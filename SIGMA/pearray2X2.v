==> flow/design.v <==
`timescale 1ns / 1ps
module pe #(
     parameter   DATA_WIDTH  = 32
     )
        (   input reset_accumulator,
            input clk,
            input [DATA_WIDTH-1:0] input_top,
            input [DATA_WIDTH-1:0] input_left,
            output [DATA_WIDTH-1:0] output_bottom,
            output [DATA_WIDTH-1:0] output_right
        );
    reg [DATA_WIDTH-1:0] output_bottom_reg=0;
    reg [DATA_WIDTH-1:0] output_right_reg=0;
    reg [DATA_WIDTH-1:0] accumulator=0;
    assign output_right=output_right_reg;
    assign output_bottom=output_bottom_reg;
    always @(posedge clk) begin
        if(reset_accumulator)
        begin
            output_bottom_reg <= 0;
            output_right_reg  <= 0;
        end
        else
        begin
            output_bottom_reg <= input_top;
            output_right_reg  <= input_left;
        end
    end
endmodule
`timescale 1ns / 1ps
module pearray4X4 #
        (
            parameter DATA_WIDTH=16,
            parameter NUM_PES=16
        )
        (input clk,
        input reset,
        input [DATA_WIDTH-1:0] in1,
        input [DATA_WIDTH-1:0] in2,
        input [DATA_WIDTH-1:0] in3,
        input [DATA_WIDTH-1:0] in4,
        input [DATA_WIDTH-1:0] in5,
        input [DATA_WIDTH-1:0] in6,
        input [DATA_WIDTH-1:0] in7,
        input [DATA_WIDTH-1:0] in8,
        output [DATA_WIDTH-1:0] out1,
        output [DATA_WIDTH-1:0] out2,
        output [DATA_WIDTH-1:0] out3,
        output [DATA_WIDTH-1:0] out4        
        );
    wire [DATA_WIDTH-1:0] penet[NUM_PES*2:0];
    assign out1 = penet[7];
    assign out2 = penet[15];
    assign out3 = penet[23];
    assign out4 = penet[31];
    integer k;
    pe #(.DATA_WIDTH(DATA_WIDTH))
     pe11
    (    .reset_accumulator(reset),
         .clk(clk),
         .input_top(in5),
         .input_left(in1),
         .output_bottom(penet[1]),
         .output_right(penet[0])
    );
    pe #(.DATA_WIDTH(DATA_WIDTH))
     pe21
    (    .reset_accumulator(reset),
         .clk(clk),
         .input_top(penet[1]),
         .input_left(in2),
         .output_bottom(penet[3]),
         .output_right(penet[2])
    );
    pe #(.DATA_WIDTH(DATA_WIDTH))
     pe31
    (    .reset_accumulator(reset),
         .clk(clk),
         .input_top(penet[3]),
         .input_left(in3),
         .output_bottom(penet[5]),
         .output_right(penet[4])
    );
    pe #(.DATA_WIDTH(DATA_WIDTH))
     pe41
    (    .reset_accumulator(reset),
         .clk(clk),
         .input_top(penet[5]),
         .input_left(in4),
         .output_bottom(penet[7]),
         .output_right(penet[6])
    );
    pe #(.DATA_WIDTH(DATA_WIDTH))
     pe12
    (    .reset_accumulator(reset),
         .clk(clk),
         .input_top(in6),
         .input_left(penet[0]),
         .output_bottom(penet[9]),
         .output_right(penet[8])
    );
    pe #(.DATA_WIDTH(DATA_WIDTH))
     pe22
    (    .reset_accumulator(reset),
         .clk(clk),
         .input_top(penet[9]),
         .input_left(penet[2]),
         .output_bottom(penet[11]),
         .output_right(penet[10])
    );
    pe #(.DATA_WIDTH(DATA_WIDTH))
     pe32
    (    .reset_accumulator(reset),
         .clk(clk),
         .input_top(penet[11]),
         .input_left(penet[4]),
         .output_bottom(penet[13]),
         .output_right(penet[12])
    );
    pe #(.DATA_WIDTH(DATA_WIDTH))
     pe42
    (    .reset_accumulator(reset),
         .clk(clk),
         .input_top(penet[13]),
         .input_left(penet[6]),
         .output_bottom(penet[15]),
         .output_right(penet[14])
    );
    pe #(.DATA_WIDTH(DATA_WIDTH))
     pe13
    (    .reset_accumulator(reset),
         .clk(clk),
         .input_top(in7),
         .input_left(penet[8]),
         .output_bottom(penet[17]),
         .output_right(penet[16])
    );
    pe #(.DATA_WIDTH(DATA_WIDTH))
     pe23
    (    .reset_accumulator(reset),
         .clk(clk),
         .input_top(penet[17]),
         .input_left(penet[10]),
         .output_bottom(penet[19]),
         .output_right(penet[18])
    );
    pe #(.DATA_WIDTH(DATA_WIDTH))
     pe33
    (    .reset_accumulator(reset),
         .clk(clk),
         .input_top(penet[19]),
         .input_left(penet[12]),
         .output_bottom(penet[21]),
         .output_right(penet[20])
    );
    pe #(.DATA_WIDTH(DATA_WIDTH))
     pe43
    (    .reset_accumulator(reset),
         .clk(clk),
         .input_top(penet[21]),
         .input_left(penet[14]),
         .output_bottom(penet[23]),
         .output_right(penet[22])
    );
    pe #(.DATA_WIDTH(DATA_WIDTH))
     pe14
    (    .reset_accumulator(reset),
         .clk(clk),
         .input_top(in8),
         .input_left(penet[16]),
         .output_bottom(penet[25]),
         .output_right(penet[24])
    );
    pe #(.DATA_WIDTH(DATA_WIDTH))
     pe24
    (    .reset_accumulator(reset),
         .clk(clk),
         .input_top(penet[25]),
         .input_left(penet[18]),
         .output_bottom(penet[27]),
         .output_right(penet[26])
    );
    pe #(.DATA_WIDTH(DATA_WIDTH))
     pe34
    (    .reset_accumulator(reset),
         .clk(clk),
         .input_top(penet[27]),
         .input_left(penet[20]),
         .output_bottom(penet[29]),
         .output_right(penet[28])
    );
    pe #(.DATA_WIDTH(DATA_WIDTH))
     pe44
    (    .reset_accumulator(reset),
         .clk(clk),
         .input_top(penet[29]),
         .input_left(penet[22]),
         .output_bottom(penet[31]),
         .output_right(penet[30])
    );
endmodule
# [From RTL to reports: pearray4X4]
# What the tools print for pearray4X4, step after step.
# Lines are those of the file above, counted from 1.
# Library cell names are shortened.
# The mark -- stands for no value.
[setup] top="pearray4X4" clock="clk" library="sky130hd" lib_corner="tt_025C_1v80"

# [Elaborated design]
# Counts by Yosys on the flattened word-level netlist (proc, flatten, opt, wreduce). Print and check cells are left out. Cells with the same type and inputs are merged into one.
[word_totals] register_bits=256 inputBits=130

# [Depth]
# Depth = most cells in a row (Yosys ltp): at word level without a register or memory, in the mapped netlist without a sequential cell, where the memories' decode and read muxes count.
[depth] word_depth=0 abc_area=0 mapped_depth=3

# [Synthesis result]
# Source: synth_stat.txt of the flow (Yosys; design flattened, memories mapped). It holds for the ABC_AREA given above (unset counts as 0); a run with the other value may have another netlist.
[types] type="dfxtp_1" count=256
[types] type="nor2b_1" count=256
[types] type="buf_2" count=26
[types] type="clkbuf_1" count=2
[mapped] buffers=28 flip_flops=256 area_um2=6864.1 cell_count=540
# The figures by module come from a second, unflattened synthesis with its own total; it is not the netlist above.
[hier_totals] cells_unflattened=1072 hier_area_um2=13813.2
# Each row is one instance without its submodules.
[modules] module="pe #(DATA_WIDTH=16)" area_um2=863.3 n_inst=16 cells=67
[modules] module="pearray4X4" area_um2=0.0 n_inst=1 cells=0

# [Worst setup path after synthesis]
# Path of least setup slack by OpenSTA after synthesis, without wires, with an ideal clock, recovery checks aside; 20% of the period is set as input and as output delay. Where synthesis merged equal registers, the netlist keeps one of their names.
[synth_path] kind="input to register" from="input reset" to="register pe12.output_bottom_reg[15]" delay_ns=0.599 slack_ns=0.159 input_delay_ns=0.189 tclk_ns=0.947 setup_time_ns=0.128 n_path_buf=2 path_stages=3 t_arrival_ns=0.660 synth_period_reached_ns=0.788
# "delay_ns" = arrival - input delay + setup time.
# "path_stages": output pins that drive a net of the path, with the launching flip-flop's if there is one; two outputs of one cell count as two.
# "synth_period_reached_ns" = period - worst setup slack (recovery checks aside). The figure is calculated, with input and output delays left at 20% of the set period.
[synth_between] path_cell_list="buf_2 clkbuf_1 nor2b_1" elab_chain_cells=0 cells_between=0
[synth_lines] item="start, declared" line=37 source="input reset,"
[synth_lines] item="end, assigned" line=20 source="output_bottom_reg <= 0;"
[synth_lines] item="end, assigned" line=25 source="output_bottom_reg <= input_top;"
[synth_lines] item="end, declared" line=12 source="reg [DATA_WIDTH-1:0] output_bottom_reg=0;"

# [Worst path after layout]
# From the final timing report of flow run 1: the path of least setup slack in the routed layout; clock arrival at registers is part of the times.
[layout_path] kind="register to output" from="register pe42.output_bottom_reg[12]" to="output out2[12]" t_arrival_ns=0.95 n_path_buf=1 path_stages=2 slack_ns=-0.41 output_delay_ns=0.13 tclk_ns=0.67
[layout_between] path_cell_list="dfxtp_2 buf_6" elab_chain_cells=0 cells_between=0
[layout_lines] item="start, declared" line=12 source="reg [DATA_WIDTH-1:0] output_bottom_reg=0;"
[layout_lines] item="start, assigned" line=20 source="output_bottom_reg <= 0;"
[layout_lines] item="start, assigned" line=25 source="output_bottom_reg <= input_top;"
[layout_lines] item="end, declared" line=47 source="output [DATA_WIDTH-1:0] out2,"

Wiki page: pearray4X4 / flow data

Below are 2 stored runs of the flow (Yosys, OpenROAD; platform sky130hd) on pearray4X4, each with its settings and what was measured, unordered. Constraints: input delay and output delay 20% of the set period each, output load 0.01 pF.
"achieved_period_ns" means the clock period less the worst setup slack. The figure is calculated, with input and output delays left at 20% of the set period.

[flow] flow run 1: files
==> flow/run.sh <==
#!/bin/bash
# the make line also repeats the synthesis and layout settings of config.mk as NAME=value (left out here)
make -C /OpenROAD-flow-scripts/flow DESIGN_CONFIG=/design/flow/config.mk WORK_HOME=/design/flow/orfs CLKGATE_MAP_FILE= finish
==> flow/config.mk <==
export PLATFORM = sky130hd
export DESIGN_NAME = pearray4X4
export DESIGN_NICKNAME = pearray4X4
export VERILOG_FILES = /design/flow/design.v
export SDC_FILE = /design/flow/constraint.sdc
export NUM_CORES = 4
export LEC_CHECK = 0
export CAP_MARGIN = 20
export CELL_PAD_IN_SITES_DETAIL_PLACEMENT = 2
export CELL_PAD_IN_SITES_GLOBAL_PLACEMENT = 2
export CORE_ASPECT_RATIO = 1.49
export CORE_MARGIN = 2
export CORE_UTILIZATION = 37
export CTS_CLUSTER_SIZE = 41
export GPL_ROUTABILITY_DRIVEN = 0
export PLACE_DENSITY_LB_ADDON = 0.21
export SETUP_SLACK_MARGIN = 0.08
export SLEW_MARGIN = 20
export TNS_END_PERCENT = 10
==> flow/constraint.sdc <==
create_clock -name core_clock -period 0.67 [get_ports {clk}]
set_input_delay 0.1340 -clock core_clock [delete_from_list [all_inputs] [get_ports {clk}]]
set_output_delay 0.1340 -clock core_clock [all_outputs]
set_load 0.01 [all_outputs]

[flow] flow run 1: metrics
[metrics] synth_area_um2 = 6864.1
[metrics] dieArea_um2 = 19678.1
[metrics] cell_area_final_um2 = 9303.9
[metrics] finish.utilization_pct = 51.4
[metrics] ws_setup_ns = -0.413
[metrics] setupTns_ns = -25.357
[metrics] hold_worst_slack_ns = 0.058
[metrics] achieved_period_ns = 1.083

[flow] flow run 2: files
==> flow/run.sh <==
#!/bin/bash
# the make line also repeats the synthesis and layout settings of config.mk as NAME=value (left out here)
make -C /OpenROAD-flow-scripts/flow DESIGN_CONFIG=/design/flow/config.mk WORK_HOME=/design/flow/orfs CLKGATE_MAP_FILE= finish
==> flow/config.mk <==
export PLATFORM = sky130hd
export DESIGN_NAME = pearray4X4
export DESIGN_NICKNAME = pearray4X4
export VERILOG_FILES = /design/flow/design.v
export SDC_FILE = /design/flow/constraint.sdc
export NUM_CORES = 4
export LEC_CHECK = 0
export CAP_MARGIN = 20
export CORE_MARGIN = 2
export CORE_UTILIZATION = 48
export SLEW_MARGIN = 20
==> flow/constraint.sdc <==
create_clock -name core_clock -period 0.836 [get_ports {clk}]
set_input_delay 0.1672 -clock core_clock [delete_from_list [all_inputs] [get_ports {clk}]]
set_output_delay 0.1672 -clock core_clock [all_outputs]
set_load 0.01 [all_outputs]

[flow] flow run 2: metrics
[metrics] synth_area_um2 = 6864.1
[metrics] dieArea_um2 = 15273.3
[metrics] cell_area_final_um2 = 9021.1
[metrics] finish.utilization_pct = 64.7
[metrics] ws_setup_ns = -0.272
[metrics] setupTns_ns = -15.938
[metrics] hold_worst_slack_ns = 0.117
[metrics] achieved_period_ns = 1.108
