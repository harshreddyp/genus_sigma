==> flow/design.v <==
module xbar # (
	parameter DATA_TYPE = 16,
	parameter NUM_PES = 4,
	parameter INPUT_BW = 4,
	parameter LOG2_PES = 2) (
	clk,   
	rst,
	i_data_bus,  
	i_mux_bus,  
	o_dist_bus  
);
	input clk;
	input rst;
	input [INPUT_BW*DATA_TYPE-1 : 0] i_data_bus;
	input [LOG2_PES * NUM_PES -1 : 0] i_mux_bus;
	output reg [NUM_PES * DATA_TYPE -1 : 0] o_dist_bus;
	wire [NUM_PES * DATA_TYPE -1 : 0] w_dist_bus;
	genvar i;
	generate
		for (i=0; i < NUM_PES; i=i+1) begin : gen_out
			mux # (
				.DATA_TYPE(DATA_TYPE),
				.INPUT_BW(INPUT_BW),
				.SEL_SIZE(LOG2_PES)) my_mux (
				.clk(clk),
				.rst(rst),
				.i_data_bus(i_data_bus),
				.i_mux_sel(i_mux_bus[i*LOG2_PES+:LOG2_PES]),
				.o_dist(w_dist_bus[i*DATA_TYPE+:DATA_TYPE])
			);
		end   
	endgenerate
	always @ (posedge clk) begin
		o_dist_bus = w_dist_bus;
	end
endmodule
module mux # (
	parameter DATA_TYPE = 16,
	parameter INPUT_BW = 128,
	parameter SEL_SIZE = 7) (
	clk,
	rst,
	i_data_bus,
	i_mux_sel,
	o_dist
);
	input clk;
	input rst;
	input [INPUT_BW*DATA_TYPE-1 : 0] i_data_bus;
	input [SEL_SIZE-1 : 0] i_mux_sel;
	output reg [DATA_TYPE-1 : 0] o_dist;
	always @ (*) begin
		o_dist = i_data_bus[i_mux_sel*DATA_TYPE+:DATA_TYPE];
	end
endmodule
Reports on xbar

What the tools print for xbar, step after step.
Line numbers count from 1 in the design file above.
Operators: Yosys type, input widths -> output width; for muxes data width and select width s.
Library cell names are shortened.
Not given: -

Top: xbar
Clock input: clk
Cell library: sky130hd
Corner: tt_025C_1v80

After elaboration

Yosys after proc, flatten, opt, wreduce and memory -nomap, before mapping. Enables and synchronous resets that opt folds into registers are not counted as muxes. Memory bits, and registers merged into a memory's read port (data or address), are not among the register bits. Print and check cells are not counted. Equal cells are merged and count once.

Elaborated cells: 5
Flip-flop bits (word level): 64
Output and inout bits: 64

Shift operators: 4

Operators by type and width:

| operator         | count |
| $shiftx 64x7->16 | 4 |

Logic depth

Depth = most cells in a row (Yosys ltp): at word level without a register or memory, in the mapped netlist without a sequential cell, where the memories' decode and read muxes count.

Depth in word-level cells: 1
ABC_AREA: 0
Gate-level depth with buffers: 3
Depth with buffers taken out: 1

Synthesis result

The flow's flattened synthesis, as Yosys stat reports it; memories are mapped. The netlist is that of the ABC_AREA named above (0 if unset); the other value can give another one.
The area totals of this step are shown rounded.

Flip-flop cells: 64
Mapped area: 2978 sq um
Standard cells after synthesis: 144
Area of sequential cells: 1281 sq um

Cell types:

| cell type | count | total area (sq um) |
| dfxtp_1   | 64    | 1.28E+03 |
| mux4_2    | 40    | 900.864 |
| mux4_1    | 24    | 630.605 |
| buf_12    | 4     | 80.077 |
| buf_6     | 4     | 45.043 |
| buf_2     | 8     | 40.038 |

The figures by module come from a second, unflattened synthesis with its own total; it is not the netlist above.

Cell total of the unflattened synthesis: 144
Area (unflattened synthesis): 2978 sq um

Each row is one instance without its submodules.

Modules:

| module | area (sq um) | cells | sequential area (sq um) | instances |
| mux    | 424.2        | 20    | 0.0                     | 4 |
| xbar   | 1281         | 64    | 1281                    | 1 |

Path before layout

Source: OpenSTA report_checks on the synthesized netlist (no wires, ideal clock, input and output delay 20% of the period each), path of least setup slack; recovery checks are left aside. Register names are those of the netlist, which keeps one name where synthesis merged equal registers.

Path kind: input to register
From: input port i_mux_bus[0]
To: register o_dist_bus[10]
Input delay: 288 ps
Slack: 288 ps
Time at the first pin: 288 ps
Data arrival time: 1018 ps
Driving pins on the path: 3
Period: 1440 ps
Delay of the path: 865 ps
Synthesis period reached: 1152 ps

"delay of the path" = arrival - input delay + setup time.
"driving pins on the path" counts driving pins, that of a launching flip-flop among them; a cell with two outputs on the path counts twice.
"synthesis period reached" is the clock period less the worst setup slack; recovery checks do not enter. This is arithmetic on one report: input and output delays are still those of the set period (20% each).
The rows between start and end are the longest chain of elaborated cells between them; the timing report does not say that the signal goes this way. Where chains are equally long, one stands for them.
A line is the first line of the expression or statement that the cell stems from. Yosys adds cells for indexed reads and writes and turns some case tables into memories.

Cell sequence: buf_6 buf_12 mux4_2
Cells in the longest elaborated chain: 1
Elaborated cells on any way between the ends: 1
Source lines of those cells: 1
Classes of those cells: shift: 1

Ends and longest elaborated chain, after synthesis:

| element            | line | RTL |
| start: declaration | 15   | `input [LOG2_PES * NUM_PES -1 : 0] i_mux_bus;` |
| $shiftx 64x7->16   | 53   | `o_dist = i_data_bus[i_mux_sel*DATA_TYPE+:DATA_TYPE];` |
| end: assignment    | 34   | `o_dist_bus = w_dist_bus;` |
| end: declaration   | 16   | `output reg [NUM_PES * DATA_TYPE -1 : 0] o_dist_bus;` |

Path in the finished layout

Path of least setup slack in the final report of flow run A (OpenROAD, finished layout, wires in). Where an end is a register, its clock arrival counts in the times.
The path's times are printed in steps of 10 ps; the period is the one set.

Path kind: input to register
From: input port i_data_bus[12]
To: register o_dist_bus[44]
Slack: -80 ps
Time at the first pin: 180 ps
Period: 914 ps
Driving pins on the path: 2
Input delay: 180 ps
Data arrival time: 1180 ps

The rows between start and end are the longest chain of elaborated cells between them; the timing report does not say that the signal goes this way. Where chains are equally long, one stands for them.

Cell sequence: clkdlybuf4s50_1 mux4_1
Cells in the longest elaborated chain: 1
Elaborated cells on any way between the ends: 1
Source lines of those cells: 1
Classes of those cells: shift: 1

Ends and longest elaborated chain, after layout:

| element            | line | RTL |
| start: declaration | 14   | `input [INPUT_BW*DATA_TYPE-1 : 0] i_data_bus;` |
| $shiftx 64x7->16   | 53   | `o_dist = i_data_bus[i_mux_sel*DATA_TYPE+:DATA_TYPE];` |
| end: assignment    | 34   | `o_dist_bus = w_dist_bus;` |
| end: declaration   | 16   | `output reg [NUM_PES * DATA_TYPE -1 : 0] o_dist_bus;` |

Lab notebook: xbar

Top module xbar; platform sky130hd; tools Yosys and OpenROAD; 2 stored runs in no particular order. Input and output delays are each 20% of the period that was set; the output load is 0.01 pF.
"critical path time" is the time allowed to the run's worst setup path (the clock period less input and output delay, where it has them) less its slack. Clock arrival times count: a late capture clock shortens it, a late launch clock lengthens it.
"power consumption" rests on the timing tool's default activity at the inputs, not on a simulated workload.
"critical path time" is known to 10 ps.
Results are given in rounded form.

## Flow run A

==> flow/run.sh <==
#!/bin/bash
# the make line also repeats the synthesis and layout settings of config.mk as NAME=value (left out here)
make -C /OpenROAD-flow-scripts/flow DESIGN_CONFIG=/design/flow/config.mk WORK_HOME=/design/flow/orfs CLKGATE_MAP_FILE= finish
==> flow/config.mk <==
export PLATFORM = sky130hd
export DESIGN_NAME = xbar
export DESIGN_NICKNAME = xbar
export VERILOG_FILES = /design/flow/design.v
export SDC_FILE = /design/flow/constraint.sdc
export NUM_CORES = 4
export LEC_CHECK = 0
export CAP_MARGIN = 35
export CELL_PAD_IN_SITES_DETAIL_PLACEMENT = 0
export CORE_MARGIN = 3
export CORE_UTILIZATION = 25
export GPL_ROUTABILITY_DRIVEN = 1
export MIN_ROUTING_LAYER = met1
export PLACE_DENSITY = 0.8
export SETUP_SLACK_MARGIN = -0.07
export SLEW_MARGIN = 30
==> flow/constraint.sdc <==
create_clock -name core_clock -period 0.914 [get_ports {clk}]
set_input_delay 0.1828 -clock core_clock [delete_from_list [all_inputs] [get_ports {clk}]]
set_output_delay 0.1828 -clock core_clock [all_outputs]
set_load 0.01 [all_outputs]

| result of flow run A | value |
|---|---|
| critical path time | 810 ps |
| critical path kind | input to register |
| utilization of the finished layout | 41.2 % |
| std-cell area (final layout) | 4745 sq um |
| power consumption | 8569 uW |
| total negative slack | -2870 ps |
| synthesized cell area | 2978 sq um |
| post-route worst hold slack | 267 ps |
| area inside the die boundary | 13260 sq um |
| worst setup slack after layout | -76 ps |

## Flow run B

==> flow/run.sh <==
#!/bin/bash
# the make line also repeats the synthesis and layout settings of config.mk as NAME=value (left out here)
make -C /OpenROAD-flow-scripts/flow DESIGN_CONFIG=/design/flow/config.mk WORK_HOME=/design/flow/orfs CLKGATE_MAP_FILE= finish
==> flow/config.mk <==
export PLATFORM = sky130hd
export DESIGN_NAME = xbar
export DESIGN_NICKNAME = xbar
export VERILOG_FILES = /design/flow/design.v
export SDC_FILE = /design/flow/constraint.sdc
export NUM_CORES = 4
export LEC_CHECK = 0
export CAP_MARGIN = 20
export CORE_MARGIN = 2
export CORE_UTILIZATION = 23
export GPL_ROUTABILITY_DRIVEN = 0
export MIN_ROUTING_LAYER = met2
export PLACE_DENSITY = 0.53
export SETUP_SLACK_MARGIN = 0.19
export SLEW_MARGIN = 20
export TNS_END_PERCENT = 85
==> flow/constraint.sdc <==
create_clock -name core_clock -period 0.73 [get_ports {clk}]
set_input_delay 0.1460 -clock core_clock [delete_from_list [all_inputs] [get_ports {clk}]]
set_output_delay 0.1460 -clock core_clock [all_outputs]
set_load 0.01 [all_outputs]

| result of flow run B | value |
|---|---|
| critical path time | 770 ps |
| critical path kind | register to output |
| utilization of the finished layout | 39.4 % |
| std-cell area (final layout) | 4969 sq um |
| power consumption | 11080 uW |
| total negative slack | -10520 ps |
| synthesized cell area | 2978 sq um |
| post-route worst hold slack | 286 ps |
| area inside the die boundary | 13870 sq um |
| worst setup slack after layout | -185 ps |
